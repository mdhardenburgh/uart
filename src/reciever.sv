==> flow/design.v <==
package uartUtil;
    typedef enum logic[1:0] 
    {
        IDLE,
        START,
        SEND,
        STOP
    } states_t;
    parameter int uartFrameSize = 8;
endpackage
module reciever
(
    input logic clk,
    input logic rst,
    input logic recieverInput,
    output logic[7:0] byteRecieved,
    output logic done
);
    uartUtil::states_t stateCounter;
    uartUtil::states_t nextState;
    logic[3:0] recieveCounter;
    logic[7:0] recievedInput;
    assign recievedInput = ({recieverInput, 7'b0}|(byteRecieved>>1));
    always_ff @(posedge clk) 
    begin : incrementState
        if(rst)
        begin
            stateCounter <= uartUtil::IDLE;
        end
        else
        begin
            stateCounter <= nextState;
        end
    end
    always_ff @(posedge clk)
    begin: recieveCounterLogic
        if(rst)
        begin
            recieveCounter <= 4'b0;
        end
        else
        begin
            unique case(stateCounter)
                uartUtil::START, uartUtil::SEND: 
                begin
                    if(recieveCounter < 8)
                    begin
                        recieveCounter <= recieveCounter + 1;
                    end
                    else
                    begin
                        recieveCounter <= recieveCounter;
                    end
                end
                uartUtil::IDLE, uartUtil::STOP:
                begin
                    recieveCounter <= 4'b0;
                end
            endcase
        end
    end
    always_ff@(posedge clk)
    begin:shiftRegister
        if(rst)
        begin
            byteRecieved <= 8'h00;
        end
        else
        begin
            unique case(stateCounter)
                uartUtil::START: 
                begin
                    byteRecieved <= recievedInput;
                end
                uartUtil::SEND:
                begin
                    if((recieveCounter > 4'd7))
                    begin
                        byteRecieved <= byteRecieved;
                    end
                    else
                    begin
                        byteRecieved <= recievedInput;
                    end
                end
                uartUtil::IDLE, uartUtil::STOP:
                begin
                    byteRecieved <= byteRecieved;
                end
            endcase
        end
    end 
    always_comb
    begin: nextStateLogic
        if(rst)
        begin
            nextState = uartUtil::IDLE;
        end
        else
        begin
            unique case(stateCounter)
                uartUtil::IDLE:
                begin
                    if(recieverInput == 1'b0)
                    begin
                        nextState = uartUtil::START;
                    end
                    else
                    begin
                        nextState = uartUtil::IDLE;
                    end
                end
                uartUtil::START:
                begin
                    nextState = uartUtil::SEND;
                end
                uartUtil::SEND:
                begin
                    if((recieveCounter > 4'd7) && (recieverInput == 1'b1))
                    begin
                        nextState = uartUtil::STOP;
                    end
                    else
                    begin
                        nextState = uartUtil::SEND;
                    end
                end
                uartUtil::STOP:
                begin
                    if(recieverInput == 1'b0)
                    begin
                        nextState = uartUtil::START;
                    end
                    else
                    begin
                        nextState = uartUtil::IDLE;
                    end
                end
                default:
                begin
                    nextState = uartUtil::IDLE;
                end
            endcase
        end
    end
    always_comb
    begin: outputLogic
        if(stateCounter == uartUtil::STOP)
        begin
            done = 1'b1;
        end
        else
        begin
            done = 1'b0;
        end
    end
endmodule
# == Tool chain data of reciever ==
# The steps from the RTL of reciever to its reports follow in flow order.
# Lines are those of the file above, counted from 1.
# The mark n/a stands for no value.
# inputs
design,reciever
clk_port,clk
cell_library,sky130hd
pvt_corner,tt_025C_1v80

# == Word-level counts ==
# Source: Yosys, flattened and elaborated, memories not mapped. Widths are those after wreduce. Registers that Yosys merges into a memory's read port (data or address) are not register bits. Print and check cells do not count. Equal cells are merged and count once.
# op_classes
add_sub_neg,1
cmp,2
n_logic,2
reduce_and_logical,5
eq_ne,5
mux,8
# op_table
op,n
case mux 8 bit (select 2 bit),1
OR 8 x 7 -> 8 bit,1
case mux 4 bit (select 2 bit),1
two-way mux 8 bit,1
case mux 2 bit (select 3 bit),1
equality test 2 bit (second input constant),2
!= test 2 bit (second input constant),2
OR reduction 2 bit,2
adder 4 x 1 -> 4 bit (second input constant),1
> comparator 4 x 3 -> 1 bit (second input constant),1
less-than comparator 4 bit (second input constant),1
two-way mux 4 bit,1
two-way mux 1 bit,3
equality test 2 x 1 -> 1 bit (second input constant),1
logical NOT 2 bit,1
AND reduction 2 bit,1
logical AND 1 bit,1
NOT 1 bit,1
# word_totals
out_inout_bits,9
inputBits,3
wordCells,26
ff_bits,14

# == Longest topological paths ==
# Yosys ltp: most cells in a row. Word level: on the elaborated netlist, between registers, memories and ports. Mapped: between sequential cells and ports; inverters and the memories' decode and read muxes count.
# logic_depth
word_depth,4
ABC_AREA,1
depth_mapped,6
ltp_nobuf,6

# == After synthesis ==
# Yosys stat after the flow's synthesis: flattened, memories mapped to cells. It holds for the ABC_AREA given above (unset counts as 0); a run with the other value may have another netlist.
# by_type
cell,n,type_area_um2
sky130_fd_sc_hd__dfxtp_1,16,320.307
sky130_fd_sc_hd__nor2_1,19,71.318
sky130_fd_sc_hd__o21ai_0,8,40.038
sky130_fd_sc_hd__nand2_1,8,30.029
sky130_fd_sc_hd__inv_1,7,26.275
sky130_fd_sc_hd__nand3_1,5,25.024
sky130_fd_sc_hd__nand2_4,2,22.522
sky130_fd_sc_hd__ha_1,1,12.512
sky130_fd_sc_hd__nor2_4,1,11.261
sky130_fd_sc_hd__a21oi_1,2,10.01
sky130_fd_sc_hd__nor3_1,2,10.01
sky130_fd_sc_hd__o21ai_1,2,10.01
sky130_fd_sc_hd__o21ai_2,1,8.758
sky130_fd_sc_hd__clkbuf_4,1,7.507
sky130_fd_sc_hd__a31oi_1,1,6.256
sky130_fd_sc_hd__inv_4,1,6.256
sky130_fd_sc_hd__nand2_2,1,6.256
sky130_fd_sc_hd__nor2_2,1,6.256
# mapped
flip_flops,16
n_buf,1
seqArea_um2,320.3
mapped_cells,79
synth_area_um2,630.6

# == Path before layout ==
# OpenSTA on the mapped netlist: ideal clock, no wires. The path of least setup slack (recovery checks aside). Input and output delay are each 20% of the period. Register names are those of the netlist, which keeps one name where synthesis merged equal registers.
# synth_path
path_type,register to register
from,reg stateCounter
to,reg byteRecieved[0]
path_stages,5
period_ns,1.58
launch_ns,0.000
delay_ns,0.912
setup_time_ns,0.116
required_ns,1.464
arrival_ns,0.796
path_buffers,0
setup_slack_ns,0.668
period_less_setup_slack_ns,0.912
# "delay_ns" = arrival - input delay + setup time.
# "path_stages": output pins that drive a net of the path, with the launching flip-flop's if there is one; two outputs of one cell count as two.
# "period_less_setup_slack_ns" = period - worst setup slack (recovery checks aside). The figure is calculated, with input and output delays left at 20% of the set period.
# Where an end lacks its bit number, it is one bit of the signal, or one of the new flip-flops if synthesis recoded a state register.
# The rows between start and end are the longest chain of elaborated cells between them; the timing report does not say that the signal goes this way. Where chains are equally long, one stands for them.
# Each line given opens the expression or statement behind the cell; cells for indexed reads and writes are added by Yosys, which also makes memories of some case tables.
# A register here has more assigning lines than the two given.
# synth_between
cell_sequence,sky130_fd_sc_hd__dfxtp_1 -> sky130_fd_sc_hd__nor2_4 -> sky130_fd_sc_hd__nand2_4 -> sky130_fd_sc_hd__o21ai_0 -> sky130_fd_sc_hd__nor2_1
elab_chain_len,4
cone_cells,9
classes_between,4 x eq/ne; 1 x mux; 1 x logic; 3 x reduce/logical
# synth_rtl
item,line,source
from (decl),19,uartUtil::states_t stateCounter;
from (assign),28,stateCounter <= uartUtil::IDLE;
from (assign),32,stateCounter <= nextState;
equality test 2 bit,70,unique case(stateCounter)
OR reduction 2 bit,70,
NOT 1 bit,n/a,
AND reduction 2 bit,n/a,
to (assign),73,byteRecieved <= recievedInput;
to (assign),79,byteRecieved <= byteRecieved;
to (decl),16,"output logic[7:0] byteRecieved,"

# == Timing after layout ==
# From the final timing report of entry A: the path of least setup slack in the routed layout; clock arrival at registers is part of the times.
# layout_path
path_type,register to output
from,reg stateCounter
to,out done
out_delay_ns,0.37
required_ns,1.50
arrival_ns,1.20
period_ns,1.87
setup_slack_ns,0.30
path_buffers,1
launch_ns,0.27
path_stages,2
# Where an end lacks its bit number, it is one bit of the signal, or one of the new flip-flops if synthesis recoded a state register.
# The rows between start and end are the longest chain of elaborated cells between them; the timing report does not say that the signal goes this way. Where chains are equally long, one stands for them.
# layout_between
cell_sequence,sky130_fd_sc_hd__dfxtp_1 -> sky130_fd_sc_hd__clkdlybuf4s50_1
elab_chain_len,2
cone_cells,2
classes_between,1 x eq/ne; 1 x mux
# layout_rtl
item,line,source
from (decl),19,uartUtil::states_t stateCounter;
from (assign),28,stateCounter <= uartUtil::IDLE;
from (assign),32,stateCounter <= nextState;
equality test 2 bit,148,if(stateCounter == uartUtil::STOP)
two-way mux 1 bit,148,
to (decl),17,output logic done

Wiki page: reciever / flow data

Record of 2 stored runs of the RTL-to-layout flow on reciever, platform sky130hd. The runs are unordered. Constraints: input delay and output delay 20% of the set period each, output load 0.01 pF.
By "achieved_clock_period_ns" is meant the clock period of the run minus its worst setup slack. This is arithmetic on one report: input and output delays are still those of the set period (20% each).
"worstPathTime_ns" = time allowed to the worst setup path (clock period - input delay - output delay, where it has them) - its slack; a late launch clock adds to it, a late capture clock takes from it.
"totalPower_uw" rests on the timing tool's default activity at the inputs, not on a simulated workload.

Entry A, flow files:
==> flow/run.sh <==
#!/bin/bash
# the make line also repeats the synthesis and layout settings of config.mk as NAME=value (left out here)
make -C /OpenROAD-flow-scripts/flow DESIGN_CONFIG=/design/flow/config.mk WORK_HOME=/design/flow/orfs CLKGATE_MAP_FILE= finish
==> flow/config.mk <==
export PLATFORM = sky130hd
export DESIGN_NAME = reciever
export DESIGN_NICKNAME = reciever
export VERILOG_FILES = /design/flow/design.v
export SDC_FILE = /design/flow/constraint.sdc
export NUM_CORES = 4
export LEC_CHECK = 0
export ABC_AREA = 1
export CAP_MARGIN = 20
export CORE_ASPECT_RATIO = 1.51
export CORE_MARGIN = 2
export CORE_UTILIZATION = 29
export GPL_TIMING_DRIVEN = 1
export SETUP_SLACK_MARGIN = -0.08
export SLEW_MARGIN = 20
export TNS_END_PERCENT = 55
==> flow/constraint.sdc <==
create_clock -name core_clock -period 1.87 [get_ports {clk}]
set_input_delay 0.3740 -clock core_clock [delete_from_list [all_inputs] [get_ports {clk}]]
set_output_delay 0.3740 -clock core_clock [all_outputs]
set_load 0.01 [all_outputs]

==> results of entry A, as CSV <==
result,value
post_synth_area_um2,630.6
die_footprint_um2,2571.5
cell_area_final_um2,797.0
finalUtil_frac,0.393
setup_worst_slack_ns,0.296
fin_tns_ns,0.000
fin_hold_ws_ns,0.499
totalPower_uw,679.4
achieved_clock_period_ns,1.574
worstPathTime_ns,1.20
worst_setup_path_type,"register to output"

Entry B, flow files:
==> flow/run.sh <==
#!/bin/bash
# the make line also repeats the synthesis and layout settings of config.mk as NAME=value (left out here)
make -C /OpenROAD-flow-scripts/flow DESIGN_CONFIG=/design/flow/config.mk WORK_HOME=/design/flow/orfs CLKGATE_MAP_FILE= finish
==> flow/config.mk <==
export PLATFORM = sky130hd
export DESIGN_NAME = reciever
export DESIGN_NICKNAME = reciever
export VERILOG_FILES = /design/flow/design.v
export SDC_FILE = /design/flow/constraint.sdc
export NUM_CORES = 4
export LEC_CHECK = 0
export CAP_MARGIN = 20
export CELL_PAD_IN_SITES_DETAIL_PLACEMENT = 2
export CELL_PAD_IN_SITES_GLOBAL_PLACEMENT = 3
export CORE_MARGIN = 5
export CORE_UTILIZATION = 46
export GPL_ROUTABILITY_DRIVEN = 0
export PLACE_DENSITY = 0.63
export SETUP_SLACK_MARGIN = 0.0
export SLEW_MARGIN = 20
export TNS_END_PERCENT = 25
==> flow/constraint.sdc <==
create_clock -name core_clock -period 1.8 [get_ports {clk}]
set_input_delay 0.3600 -clock core_clock [delete_from_list [all_inputs] [get_ports {clk}]]
set_output_delay 0.3600 -clock core_clock [all_outputs]
set_load 0.01 [all_outputs]

Entry B: not finished: placement ended with error GPL-0301
